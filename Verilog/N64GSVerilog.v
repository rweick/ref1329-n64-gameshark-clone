==> flow/design.v <==
module N64GSVerilog
(ad, aleh, alel, button, clk, cold_reset, pic_gp4, pic_gp5, read, remote_d0, remote_d1, remote_d2, remote_d3, remote_data_ready, write, cp, dsab, pport_cp, read_top, sst, sst_ce, sst_oe);
inout [15:0] ad;
input aleh;
input alel;
input button;
input clk;
input cold_reset;
input pic_gp4;
input pic_gp5;
input read;
input remote_d0;
input remote_d1;
input remote_d2;
input remote_d3;
input remote_data_ready;
input write;
output cp;
output dsab;
output pport_cp;
output read_top;
output [18:0] sst;
output sst_ce;
output sst_oe;
localparam DATA_START = 3'd0, DATA_END = 3'd1, ONE_LOW_START = 3'd0, ONE_LOW_END = 3'd1, ONE_LOW_RESET = 3'd2, DATA_OUT_START = 3'd0, DATA_OUT_END = 3'd1;
reg ad_out_en = 0;
reg [12:0] addr_increment = 13'b0;
reg ale_out_en = 0;
reg [15:0] data1 = 16'd0;
reg [15:0] data2 = 16'd0;
reg data_out_en = 0;
reg data_out_op = 0;
reg [2:0] data_out_state = DATA_OUT_START;
reg [2:0] data_state = DATA_START;
reg eleven_range_en = 1'b0;
reg first_boot = 1'b1;
reg [31:0] n64_ad_store = 32'b0;
reg [15:0] n64_data_store = 16'b0;
reg one_e_range_en = 1'b0;
reg [2:0] one_low_state = ONE_LOW_END;
reg one_op_complete = 1'b0;
reg one_op_en = 0;
reg press = 0;
reg [15:0] r_ad;
reg [19:0] r_button = 20'hFFFFF;
reg r_cp = 0;
reg r_dsab = 0;
reg r_pport_cp;
reg r_rdr = 0;
reg r_read_top = 0;
reg [18:0] r_sst = 0;
reg r_sst_ce = 1;
reg r_sst_oe = 1;
reg r_read = 1;
reg read_high;
reg read_low;
reg seven_seg_enable = 1'b0;
reg [18:0] sst_address = 0;
reg r_write = 1;
reg write_high;
reg write_low;
reg [2:0] write_stat;
assign ad = (ale_out_en && ad_out_en) ? r_ad : 16'hZ;
assign cp = r_cp;
assign dsab = r_dsab;
assign pport_cp = r_pport_cp;
assign read_top = r_read_top;
assign sst = r_sst;
assign sst_ce = r_sst_ce;
assign sst_oe = r_sst_oe;
always @(posedge clk)
begin
	ad_out_en <= 0;
	data_out_en <= 0;
	one_op_complete <= 0;
	one_op_en <= 0;
	press <= 0;
	r_button [19:0] <= {r_button [18:0], button};
	r_rdr <= remote_data_ready;
	r_read_top <= read;
	r_sst_ce <= 1;
	r_sst_oe <= 1;
	r_read <= read;
	r_write <= write;
	read_high <= read && r_read;
	read_low <= !read && !r_read;
	write_high <= write && r_write;
	write_low <= !write && !r_write;
	write_stat [2:0] <= {write_stat [1:0], write};
	if (alel && !aleh)
		begin
		n64_ad_store [15:0] <= ad;
		addr_increment <= 13'b0;
		end
	if (alel && aleh)
		begin
		n64_ad_store [31:16] <= ad;
		one_op_complete <= 1'b1;
		end
	if (data_state == DATA_START)
		begin
		if (read_low)
			begin
			sst_address [18:0] <= (n64_ad_store [19:1] + addr_increment);
			ale_out_en <= 1;
			data_state <= DATA_END;
			end
		if (write_low)
			begin
			n64_data_store [15:0] <= ad;
			sst_address [18:0] <= (n64_ad_store [19:1] + addr_increment);
			data_state <= DATA_END;
			end
		end
	if (data_state == DATA_END)
		begin
		if (read_high && write_high)
			begin
			addr_increment <= (addr_increment + 1'b1);
			ale_out_en <= 0;
			data_state <= DATA_START;
			end
		end
	if (one_low_state == ONE_LOW_START)
		begin
		if ((read_low || write_low) && one_op_en)
			begin
			r_sst_ce <= (write_low || read_low) ? 1'b0 : 1'b1;
			one_low_state <= ONE_LOW_END;
			end
		end
	if (one_low_state == ONE_LOW_END)
		begin
		r_sst_ce <= (write_low || read_low) ? 1'b0 : 1'b1;
		if (read_high && write_high)
			begin
			one_low_state <= ONE_LOW_RESET;
			end
		end
	if (one_low_state == ONE_LOW_RESET)
		begin
		if (one_op_complete == 1'b1)
			begin
			one_low_state <= ONE_LOW_START;
			end
		end
	if (data_out_state == DATA_OUT_START)
		begin
		if ((read_low) && data_out_en)
			begin
			data_out_op <= 1;
			ad_out_en <= 1;
			r_ad <= data1;
			end
		if ((read_high) && data_out_op)
			begin
			data_out_state <= DATA_OUT_END;
			data_out_op <= 0;
			end
		end
	if (data_out_state == DATA_OUT_END)
		begin
		if ((read_low) && data_out_en)
			begin
			data_out_op <= 1;
			ad_out_en <= 1;
			r_ad <= data2;
			end
		if ((read_high) && data_out_op)
			begin
			data_out_state <= DATA_OUT_START;
			data_out_op <= 0;
			end
		end
	if (r_button [19:0] == 20'h0)
		begin
		press <= 1;
		end
	if ((n64_ad_store >= 32'h10000000) && (n64_ad_store <= 32'h1000003F) && first_boot)
		begin
		r_sst [18:0] <= sst_address [18:0];
		r_read_top <= 1;
		r_sst_oe <= !read_low;
		r_sst_ce <= (write_low || read_low) ? 1'b0 : 1'b1;
		end
	if ((n64_ad_store >= 32'h10001000) && (n64_ad_store <= 32'h1001FFFF) && first_boot)
		begin
		r_sst [18:0] <= sst_address [18:0];
		r_read_top <= 1;
		r_sst_oe <= !read_low;
		r_sst_ce <= (write_low || read_low) ? 1'b0 : 1'b1;
		end
	if ((n64_ad_store >= 32'h10020000) && (n64_ad_store <= 32'h10100FFF) && first_boot)
		begin
		ad_out_en <= 1;
		r_ad <= 16'b0;
		r_read_top <= 1;
		end
	if ((n64_ad_store == 32'h10300261) && first_boot)
		begin
		data_out_en <= 1;
		data1 <= 16'h5445;
		data2 <= 16'h0;
		r_read_top <= 1;
		end
	if (n64_ad_store == 32'h10400400)
		begin
		if (n64_data_store == 16'h11)
			begin
			first_boot <= 1'b0;
			eleven_range_en <= 1'b1;
			end
		if (n64_data_store == 16'h1E)
			begin
			first_boot <= 1'b0;
			one_e_range_en <= 1'b1;
			end
		end
	if ((n64_ad_store [31:20] == 12'h10C) && first_boot)
		begin
		r_sst [18:0] <= sst_address [18:0];
		r_read_top <= 1;
		r_sst_oe <= !read_low;
		r_sst_ce <= (write_low || read_low) ? 1'b0 : 1'b1;
		end
	if ((n64_ad_store == 32'h10400600) && n64_data_store [9] && first_boot)
		begin
		seven_seg_enable <= n64_data_store [10];
		end
	if ((n64_ad_store == 32'h10400800) && seven_seg_enable && first_boot)
		begin
		r_dsab <= n64_data_store [9];
		r_cp <= n64_data_store [10];
		end
	if ((n64_ad_store >= 32'h11000000) && (n64_ad_store <= 32'h1100003F) && eleven_range_en)
		begin
		r_sst [18:0] <= sst_address [18:0];
		r_read_top <= 1;
		r_sst_oe <= !read_low;
		r_sst_ce <= (write_low || read_low) ? 1'b0 : 1'b1;
		end
	if ((n64_ad_store == 32'h11300220) && eleven_range_en)
		begin
		data_out_en <= 1;
		data1 <= 16'h4441;
		data2 <= 16'h0;
		r_read_top <= 1;
		end
	if ((n64_ad_store == 32'h11400000) && eleven_range_en)
		begin
		r_ad [0] <= 1'b0;
		r_ad [1] <= 1'b0;
		r_ad [2] <= 1'b0;
		r_ad [3] <= 1'b0;
		r_ad [4] <= 1'b0;
		r_ad [5] <= 1'b0;
		r_ad [6] <= 1'b0;
		r_ad [7] <= 1'b0;
		r_ad [8] <= 1'b1;
		r_ad [9] <= 1'b0;
		r_ad [10] <= !press;
		r_ad [11] <= 1'b1;
		r_ad [12] <= 1'b0;
		r_ad [13] <= 1'b1;
		r_ad [14] <= 1'b1;
		r_ad [15] <= 1'b1;
		ad_out_en <= 1;
		r_read_top <= 1;
		end
	if ((n64_ad_store == 32'h11400600) && n64_data_store [9] && eleven_range_en)
		begin
		seven_seg_enable <= n64_data_store [10];
		end
	if ((n64_ad_store == 32'h11400800) && seven_seg_enable && eleven_range_en)
		begin
		r_dsab <= n64_data_store [8];
		r_cp <= n64_data_store [9];
		end
	if ((n64_ad_store [31:20] == 12'h11C) && eleven_range_en)
		begin
		r_sst [18:0] <= sst_address [18:0];
		r_read_top <= 1;
		r_sst_oe <= !read_low;
		r_sst_ce <= !read_low;
		end
	if ((n64_ad_store [31:20] == 12'h11E) && eleven_range_en)
		begin
		r_read_top <= 1;
		r_sst [18:0] <= (n64_ad_store [19:1]);
		r_sst_oe <= !read_low;
		one_op_en <= 1;
		end
	if ((n64_ad_store [31:20] == 12'h11F) && eleven_range_en)
		begin
		r_sst [18:0] <= ((n64_ad_store [19:1]) + 1'b1);
		r_read_top <= 1;
		r_sst_oe <= !read_low;
		one_op_en <= 1;
		end
	if ((n64_ad_store == 32'h1E400000) && one_e_range_en)
		begin
		r_ad [0] <= remote_d0;
		r_ad [1] <= remote_d1;
		r_ad [2] <= remote_d2;
		r_ad [3] <= remote_d3;
		r_ad [4] <= (r_rdr && remote_data_ready);
		r_ad [5] <= pic_gp4;
		r_ad [6] <= pic_gp5;
		r_ad [9:7] <= 3'h7;
		r_ad [10] <= !press;
		r_ad [15:11] <= 5'h1F;
		ad_out_en <= 1;
		r_read_top <= 1;
		end
	if (((n64_ad_store == 32'h1E400600) && n64_data_store [9]) && one_e_range_en)
		begin
		seven_seg_enable <= n64_data_store [10];
		first_boot <= 0;
		end
	if (((n64_ad_store == 32'h1E400800) && seven_seg_enable) && one_e_range_en)
		begin
		r_dsab <= n64_data_store [9];
		r_cp <= n64_data_store [10];
		end
	if ((n64_ad_store == 32'h1E5FFFFC) && one_e_range_en)
		begin
		r_pport_cp <= !write_low;
		end
	if ((n64_ad_store [31:20] == 12'h1EC) && one_e_range_en)
		begin
		r_sst [18:0] <= sst_address [18:0];
		r_read_top <= 1;
		r_sst_oe <= !read_low;
		r_sst_ce <= ((write_stat [2:0] == 0) || read_low) ? 1'b0 : 1'b1;
		end
	if ((n64_ad_store [31:20] == 12'h1EE) && one_e_range_en)
		begin
		r_read_top <= 1;
		r_sst [18:0] <= (n64_ad_store [19:1]);
		r_sst_oe <= !read_low;
		one_op_en <= 1;
		end
	if ((n64_ad_store [31:20] == 12'h1EF) && one_e_range_en)
		begin
		r_sst [18:0] <= ((n64_ad_store [19:1]) + 1'b1);
		r_read_top <= 1;
		r_sst_oe <= !read_low;
		one_op_en <= 1;
		end
end
endmodule
==> Step by step through the tools: N64GSVerilog <==
Tool output for the design above, in the order of the flow.
Lines are those of the file above, counted from 1.
Operators: Yosys type, input widths -> output width; for muxes data width and select width s.
Library cell names are shortened.
{ "design": {"top_module": "N64GSVerilog", "clock_port": "clk", "lib": "sky130hd", "pvt_corner": "tt_025C_1v80"} }

==> After elaboration <==
Counts by Yosys on the flattened word-level netlist (proc, flatten, opt, wreduce; memories kept). Register bits leave out memories and registers merged into their read ports (data or address). Print and check cells are left out. Cells with the same type and inputs are merged into one.
{ "classes": {"addsub": 3, "compare": 8, "n_eq": 25, "n_mux": 180, "n_reduce_logical": 73} }
{ "ops": {"columns": ["operator", "n"], "rows": [
  ["$eq 32x29->1 const B", 12],
  ["$mux 19", 12],
  ["$mux 1", 149],
  ["$ge 32x29->1 const B", 4],
  ["$le 32x29->1 const B", 4],
  ["$eq 12x9->1 const B", 7],
  ["$mux 3", 15],
  ["$logic_and 1x1->1", 44],
  ["$mux 13", 3],
  ["$eq 16x5->1 const B", 2],
  ["$logic_not 20->1", 1],
  ["$add 19x1->19 const B", 1],
  ["$add 19x13->19", 1],
  ["$mux 16", 1],
  ["$reduce_or 15->1", 1],
  ["$add 13x1->13 const B", 1],
  ["$logic_not 3->1", 4],
  ["$reduce_bool 10->1", 1],
  ["$reduce_and 2->1", 5],
  ["$eq 3x1->1 const B", 3],
  ["$logic_not 1->1", 8],
  ["$reduce_bool 3->1", 2],
  ["$reduce_or 3->1", 2],
  ["$reduce_bool 2->1", 2],
  ["$eq 3x2->1 const B", 1],
  ["$logic_or 1x1->1", 2],
  ["$reduce_or 2->1", 1]
]} }
{ "bits": {"reg_bits": 177, "input_bits": 14, "out_inout_bits": 41, "wordCells": 334} }

==> Logic depth <==
Depth = most cells in a row (Yosys ltp): at word level without a register or memory, in the mapped netlist without a sequential cell, where the memories' decode and read muxes count.
{ "depth": {"word_depth": 13, "ABC_AREA": 0, "mapped_depth": 8, "depth_no_buf": 8} }

==> Synthesis result <==
Source: synth_stat.txt of the flow (Yosys; design flattened, memories mapped). It holds for the ABC_AREA given above (unset counts as 0); a run with the other value may have another netlist.
Totals and module areas in this step are rounded.
{ "types": {"columns": ["cell", "n", "area_total_um2"], "rows": [
  ["edfxtp_1", 95, 2.85E+03],
  ["dfxtp_1", 76, 1.52E+03],
  ["nor2_1", 61, 228.97],
  ["a21oi_1", 42, 210.202],
  ["ha_1", 16, 200.192],
  ["o21ai_0", 33, 165.158],
  ["nand2_1", 42, 157.651],
  ["xnor2_1", 18, 157.651],
  ["xor2_1", 16, 140.134],
  ["nor3_1", 23, 115.11],
  ["nand4_1", 15, 93.84],
  ["nor4_1", 15, 93.84],
  ["nand3_1", 14, 70.067],
  ["and2_1", 10, 62.56],
  ["o21a_1", 8, 60.058],
  ["inv_1", 15, 56.304],
  ["nor4b_1", 6, 52.55],
  ["mux2_2", 4, 45.043]
]} }
Other cell types: 51; their cells: 110.
{ "mapped": {"mapped_cells": 619, "yosys_area_mm2": 0.0071, "seq_area_mm2": 0.0044, "ff_cells": 171, "buf_cells": 18} }

==> Path before layout <==
Path of least setup slack by OpenSTA after synthesis, without wires, with an ideal clock, recovery checks aside; 20% of the period is set as input and as output delay. Where synthesis merged equal registers, the netlist keeps one of their names.
{ "synth_timing": {"kind": "register -> register", "startpoint": "register n64_ad_store[29]", "endpoint": "register r_sst[0]", "clock_period_ns": 6.91, "setup_time_ns": 0.407, "t_first_pin_ns": 0.000, "arrival_ns": 2.686, "required_time_ns": 6.503, "path_slack_ns": 3.817, "path_delay_ns": 3.093, "driving_pins": 6, "path_buffers": 1, "period_less_setup_slack_ns": 3.093} }
"path_delay_ns" = arrival - input delay + setup time.
"driving_pins": output pins that drive a net of the path, with the launching flip-flop's if there is one; two outputs of one cell count as two.
"period_less_setup_slack_ns" is the clock period less the worst setup slack; recovery checks do not enter. This is arithmetic on one report: input and output delays are still those of the set period (20% each).
The rows between start and end are the longest chain of elaborated cells between them; the timing report does not say that the signal goes this way. Where chains are equally long, one stands for them.
Each line given opens the expression or statement behind the cell; cells for indexed reads and writes are added by Yosys, which also makes memories of some case tables.
A register here has more assigning lines than the two given.
Only ways into the end's enable, where the timed path ends, are counted here.
{ "synth_via": {"cell_sequence": "edfxtp_1 > or4b_1 > buf_2 > nor4b_1 > a41oi_1 > o221ai_1", "elab_chain_len": 4, "cone_cells": 27, "lines_between": 10, "classes_between": "6 x compare; 7 x eq/ne; 14 x reduce/logical"} }
{ "synth_rtl": {"columns": ["item", "line", "text"], "rows": [
  ["start, declared", 37, "reg [31:0] n64_ad_store = 32'b0;"],
  ["start, assigned", 97, "n64_ad_store [31:16] <= ad;"],
  ["$ge 32x29->1", 179, "if ((n64_ad_store >= 32'h10000000) && (n64_ad_store <= 32'h1000003F) && first_boot)"],
  ["$logic_and 1x1->1 x2", 179, null],
  ["$reduce_bool 10->1", null, null],
  ["end, assigned", 181, "r_sst [18:0] <= sst_address [18:0];"],
  ["end, assigned", 188, "r_sst [18:0] <= sst_address [18:0];"],
  ["end, declared", 51, "reg [18:0] r_sst = 0;"]
]} }

==> Timing after layout <==
From the final timing report of run 1: the path of least setup slack in the routed layout; clock arrival at registers is part of the times.
{ "layout_timing": {"kind": "register -> register", "startpoint": "register n64_ad_store[2]", "endpoint": "register sst_address[18]", "clock_period_ns": 1.93, "setup_time_ns": 0.25, "t_first_pin_ns": 0.44, "arrival_ns": 2.51, "required_time_ns": 2.12, "path_slack_ns": -0.39, "driving_pins": 10, "path_buffers": 2} }
The rows between start and end are the longest chain of elaborated cells between them; the timing report does not say that the signal goes this way. Where chains are equally long, one stands for them.
{ "layout_via": {"cell_sequence": "edfxtp_1 > buf_6 > inv_1 > fa_2 > nor2b_2 > o31a_1 > o211ai_1 > buf_4 > a21oi_2 > xor2_1", "elab_chain_len": 3, "cone_cells": 3, "classes_between": "1 x add/sub; 2 x mux"} }
{ "layout_rtl": {"columns": ["item", "line", "text"], "rows": [
  ["start, declared", 37, "reg [31:0] n64_ad_store = 32'b0;"],
  ["start, assigned", 92, "n64_ad_store [15:0] <= ad;"],
  ["$add 19x13->19", 104, "sst_address [18:0] <= (n64_ad_store [19:1] + addr_increment);"],
  ["$mux 19", 102, "if (read_low)"],
  ["$mux 19", 108, "if (write_low)"],
  ["end, assigned", 104, null],
  ["end, assigned", 111, "sst_address [18:0] <= (n64_ad_store [19:1] + addr_increment);"],
  ["end, declared", 58, "reg [18:0] sst_address = 0;"]
]} }

Design N64GSVerilog on sky130hd. What follows are 2 stored runs of the flow, each under its own settings; their order means nothing. The constraints put input and output delay at 20% of the set period each and load the outputs with 0.01 pF.
"achieved_period_ns" is the run's clock period less its worst setup slack. It is reckoned from that one timing run; input and output delays stay at 20% of the period that was set.
The measured numbers are rounded.
[
  {
    "run": "run 1",
    "settings": { "period_ns": 1.93, "CORE_UTILIZATION": 29, "SETUP_SLACK_MARGIN": -0.11, "PLACE_DENSITY_LB_ADDON": 0.24, "CELL_PAD_IN_SITES_GLOBAL_PLACEMENT": 2, "CTS_CLUSTER_SIZE": 82, "MIN_ROUTING_LAYER": "met2", "MAX_ROUTING_LAYER": "met4", "CAP_MARGIN": 20, "CORE_MARGIN": 2, "SLEW_MARGIN": 20 },
    "results": { "post_synth_area_mm2": 0.0071, "die_footprint_mm2": 0.026, "post_route_stdcell_area_mm2": 0.011, "fin_util_pct": 45, "setup_worst_slack_ns": -0.39, "timing.setup.tns_ns": -21, "achieved_period_ns": 2.322 }
  },
  {
    "run": "run 2",
    "settings": { "period_ns": 3.89, "CORE_UTILIZATION": 62, "PLACE_DENSITY_LB_ADDON": 0.22, "CORE_ASPECT_RATIO": 1.0, "ABC_AREA": 0, "CAP_MARGIN": 20, "CORE_MARGIN": 2, "SLEW_MARGIN": 20 },
    "results": { "post_synth_area_mm2": 0.0071, "die_footprint_mm2": 0.012, "post_route_stdcell_area_mm2": 0.0083, "fin_util_pct": 73, "setup_worst_slack_ns": 0.97, "timing.setup.tns_ns": 0.000, "achieved_period_ns": 2.921 }
  }
]
